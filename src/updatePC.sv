==> flow/design.v <==
module UpdatePC(
    input logic br_taken,
    input logic [31:0] alu_result,
    input logic clk,
    input logic [31:0] pc,
    output logic [31:0] nextpc
);
always_ff @(posedge clk) begin
    if (br_taken) begin  
        nextpc= pc + alu_result;  
    end else begin
        nextpc = pc + 1;  
    end
end
endmodule
Reports on UpdatePC. The steps from the RTL of UpdatePC to its reports follow in flow order. Lines are those of the file above, counted from 1. Cell names lack the library's common part. A cell with n/a has no value.

Top: UpdatePC. Clock input: clk. Library: sky130hd. Timing corner: tt_025C_1v80.

Word level. Counts by Yosys on the flattened word-level netlist (proc, flatten, opt, wreduce; memories kept). Register bits leave out memories and registers merged into their read ports (data or address); mux counts leave out enables and synchronous resets folded into registers. Print and check cells are left out. Cells with the same type and inputs are merged into one.

The entry for add/sub/neg operators reads 2. Under mux-type cells stands 1.

Operators by type and width (count): adder 32 x 1 -> 32 bit with constant B (1); adder 32 bit (1); 2-to-1 mux 32 bit (1).

Register bits after elaboration: 32. Output and inout bits: 32. For elaborated cells the number is 4.

Longest topological paths. Longest topological path by Yosys (ltp), each cell counted once; first at word level (registers and memories cut), then after technology mapping (sequential cells cut; the memories' decode and read muxes count).

Depth in word-level cells: 2. The entry for ABC_AREA reads 1. Under mapped depth stands 14.

Mapped cells and area. Source: synth_stat.txt of the flow (Yosys; design flattened, memories mapped). It holds for the ABC_AREA given above (unset counts as 0); a run with the other value may have another netlist.

The figure for standard cells after synthesis is 592. The figure for chip area (Yosys) is 3214.3 um2. The entry for flip-flop cells reads 32.

Cells by type: nand2_1 (count 262, area in all 983.443 um2); dfxtp_1 (count 32, area in all 640.614 um2); inv_1 (count 143, area in all 536.765 um2); ha_1 (count 31, area in all 387.872 um2); nor2_1 (count 40, area in all 150.144 um2); xor2_1 (count 15, area in all 131.376 um2); nand3_1 (count 26, area in all 130.125 um2); a21oi_1 (count 20, area in all 100.096 um2); nand2_2 (count 5, area in all 31.28 um2); nor3_1 (count 5, area in all 25.024 um2); fa_1 (count 1, area in all 20.019 um2); nand4_1 (count 3, area in all 18.768 um2); o21bai_1 (count 2, area in all 15.014 um2); clkbuf_1 (count 3, area in all 11.261 um2); nand3_2 (count 1, area in all 10.01 um2); xnor2_1 (count 1, area in all 8.758 um2); a21o_1 (count 1, area in all 7.507 um2); or2_1 (count 1, area in all 6.256 um2).

Timing after synthesis. Path of least setup slack by OpenSTA after synthesis, without wires, with an ideal clock, recovery checks aside; 20% of the period is set as input and as output delay. Where synthesis merged equal registers, the netlist keeps one of their names.

Path type: input port to flip-flop. Start: in br_taken. End: reg nextpc[28]. The entry for clock period reads 2.42 ns. The figure for input delay is 0.484 ns. The figure for setup time is 0.112 ns. For time at the first pin the number is 0.484 ns. The entry for arrival reads 2.121 ns. The entry for data required time reads 2.308 ns. The entry for setup slack reads 0.186 ns. For delay of the path the number is 1.749 ns. The figure for driving pins on the path is 14. Buffers on the path: 1. Under period reached after synthesis stands 2.234 ns.

"delay of the path" is the arrival time less input delay plus setup time. "driving pins on the path" counts driving pins, that of a launching flip-flop among them; a cell with two outputs on the path counts twice. "period reached after synthesis" is the clock period less the worst setup slack; recovery checks do not enter. This is arithmetic on one report: input and output delays are still those of the set period (20% each). The rows between start and end are the longest chain of elaborated cells between them; the timing report does not say that the signal goes this way. Where chains are equally long, one stands for them. Each line given opens the expression or statement behind the cell; cells for indexed reads and writes are added by Yosys, which also makes memories of some case tables.

Cell sequence: clkbuf_1 -> nand2_1 -> ha_1 -> fa_1 -> nand3_1 -> nand3_1 -> nand2_1 -> nand2_2 -> nand2_1 -> nand2_2 -> nand2_1 -> nand2_1 -> nand2_1 -> nand2_1. Length of the longest elaborated chain: 1. The entry for elaborated cells on any way between the ends reads 1. Under RTL lines with such cells stands 1. Classes of those cells: mux (1).

RTL lines, path after synthesis: from (decl) (RTL line 2) `input logic br_taken,`; 2-to-1 mux 32 bit (RTL line 9) `if (br_taken) begin`; to (assign) (RTL line 10) `nextpc= pc + alu_result;`; to (assign) (RTL line 12) `nextpc = pc + 1;`; to (decl) (RTL line 6) `output logic [31:0] nextpc`.

Worst path after layout. Path of least setup slack in the final report of run 1 (OpenROAD, finished layout, wires in). Where an end is a register, its clock arrival counts in the times.

Path type: input port to flip-flop. Start: in br_taken. End: reg nextpc[20]. The entry for clock period reads 5.23 ns. The figure for input delay is 1.05 ns. The figure for setup time is 0.10 ns. For time at the first pin the number is 1.05 ns. The entry for arrival reads 3.72 ns. The entry for data required time reads 5.41 ns. The entry for setup slack reads 1.69 ns. The figure for driving pins on the path is 15. Buffers on the path: 2.

The rows between start and end are the longest chain of elaborated cells between them; the timing report does not say that the signal goes this way. Where chains are equally long, one stands for them.

Cell sequence: clkdlybuf4s50_1 -> clkbuf_2 -> nand2_1 -> ha_1 -> fa_1 -> nand3_1 -> nand3_1 -> nand2_1 -> nand2_2 -> nand2_1 -> nand2_2 -> nand2_1 -> nand2_1 -> nand2_1 -> nand2_1. Length of the longest elaborated chain: 1. The entry for elaborated cells on any way between the ends reads 1. Under RTL lines with such cells stands 1. Classes of those cells: mux (1).

RTL lines, path after layout: from (decl) (RTL line 2) `input logic br_taken,`; 2-to-1 mux 32 bit (RTL line 9) `if (br_taken) begin`; to (assign) (RTL line 10) `nextpc= pc + alu_result;`; to (assign) (RTL line 12) `nextpc = pc + 1;`; to (decl) (RTL line 6) `output logic [31:0] nextpc`.

==> results <==
Measured results for UpdatePC: 2 stored runs of the Yosys and OpenROAD flow on sky130hd. The settings differ; the order carries no meaning. The constraints put input and output delay at 20% of the set period each and load the outputs with 0.01 pF. "period reached" is the run's clock period less its worst setup slack. It is reckoned from that one timing run; input and output delays stay at 20% of the period that was set. "time on the worst setup path": the worst setup path's part of the clock period (all of it between registers, 20% less for each end at a port) less its slack. A launch clock that arrives late makes it longer, a capture clock that arrives late makes it shorter. "power": no workload was simulated; the value follows from the tool's default switching activity.

Files of run 1:
==> flow/run.sh <==
#!/bin/bash
# the make line also repeats the synthesis and layout settings of config.mk as NAME=value (left out here)
make -C /OpenROAD-flow-scripts/flow DESIGN_CONFIG=/design/flow/config.mk WORK_HOME=/design/flow/orfs CLKGATE_MAP_FILE= finish
==> flow/config.mk <==
export PLATFORM = sky130hd
export DESIGN_NAME = UpdatePC
export DESIGN_NICKNAME = UpdatePC
export VERILOG_FILES = /design/flow/design.v
export SDC_FILE = /design/flow/constraint.sdc
export NUM_CORES = 4
export LEC_CHECK = 0
export ABC_AREA = 1
export CAP_MARGIN = 20
export CORE_MARGIN = 3
export CORE_UTILIZATION = 57
export CTS_CLUSTER_DIAMETER = 293
export CTS_CLUSTER_SIZE = 34
export GPL_ROUTABILITY_DRIVEN = 1
export GPL_TIMING_DRIVEN = 0
export PLACE_DENSITY_LB_ADDON = 0.24
export SETUP_SLACK_MARGIN = 1.3
export SLEW_MARGIN = 20
==> flow/constraint.sdc <==
create_clock -name core_clock -period 5.23 [get_ports {clk}]
set_input_delay 1.0460 -clock core_clock [delete_from_list [all_inputs] [get_ports {clk}]]
set_output_delay 1.0460 -clock core_clock [all_outputs]
set_load 0.01 [all_outputs]

Results of run 1. The netlist area reported by Yosys reads 3214.3 um2. The standard-cell area after routing comes to 4351.7 um2. The measured total negative slack is 0.000 ns. The setup slack of the critical path is 1.690 ns. For the final utilization the run shows 82.6 %. The worst hold slack after layout is 1.392 ns. The time on the worst setup path reads 2.49 ns. Worst path kind: input port to flip-flop. The period reached reads 3.540 ns. The power is 0.8925 mW. The measured full die area is 6576.4 um2.

Files of run 2:
==> flow/run.sh <==
#!/bin/bash
# the make line also repeats the synthesis and layout settings of config.mk as NAME=value (left out here)
make -C /OpenROAD-flow-scripts/flow DESIGN_CONFIG=/design/flow/config.mk WORK_HOME=/design/flow/orfs CLKGATE_MAP_FILE= finish
==> flow/config.mk <==
export PLATFORM = sky130hd
export DESIGN_NAME = UpdatePC
export DESIGN_NICKNAME = UpdatePC
export VERILOG_FILES = /design/flow/design.v
export SDC_FILE = /design/flow/constraint.sdc
export NUM_CORES = 4
export LEC_CHECK = 0
export ABC_AREA = 0
export CAP_MARGIN = 20
export CELL_PAD_IN_SITES_DETAIL_PLACEMENT = 0
export CELL_PAD_IN_SITES_GLOBAL_PLACEMENT = 1
export CORE_MARGIN = 2
export CORE_UTILIZATION = 69
export CTS_CLUSTER_DIAMETER = 206
export CTS_CLUSTER_SIZE = 83
export MIN_ROUTING_LAYER = met1
export PLACE_DENSITY_LB_ADDON = 0.05
export SETUP_SLACK_MARGIN = 0.36
export SLEW_MARGIN = 20
==> flow/constraint.sdc <==
create_clock -name core_clock -period 5.19 [get_ports {clk}]
set_input_delay 1.0380 -clock core_clock [delete_from_list [all_inputs] [get_ports {clk}]]
set_output_delay 1.0380 -clock core_clock [all_outputs]
set_load 0.01 [all_outputs]

Outcome of run 2: stopped before the end: placement reported FLW-0024.
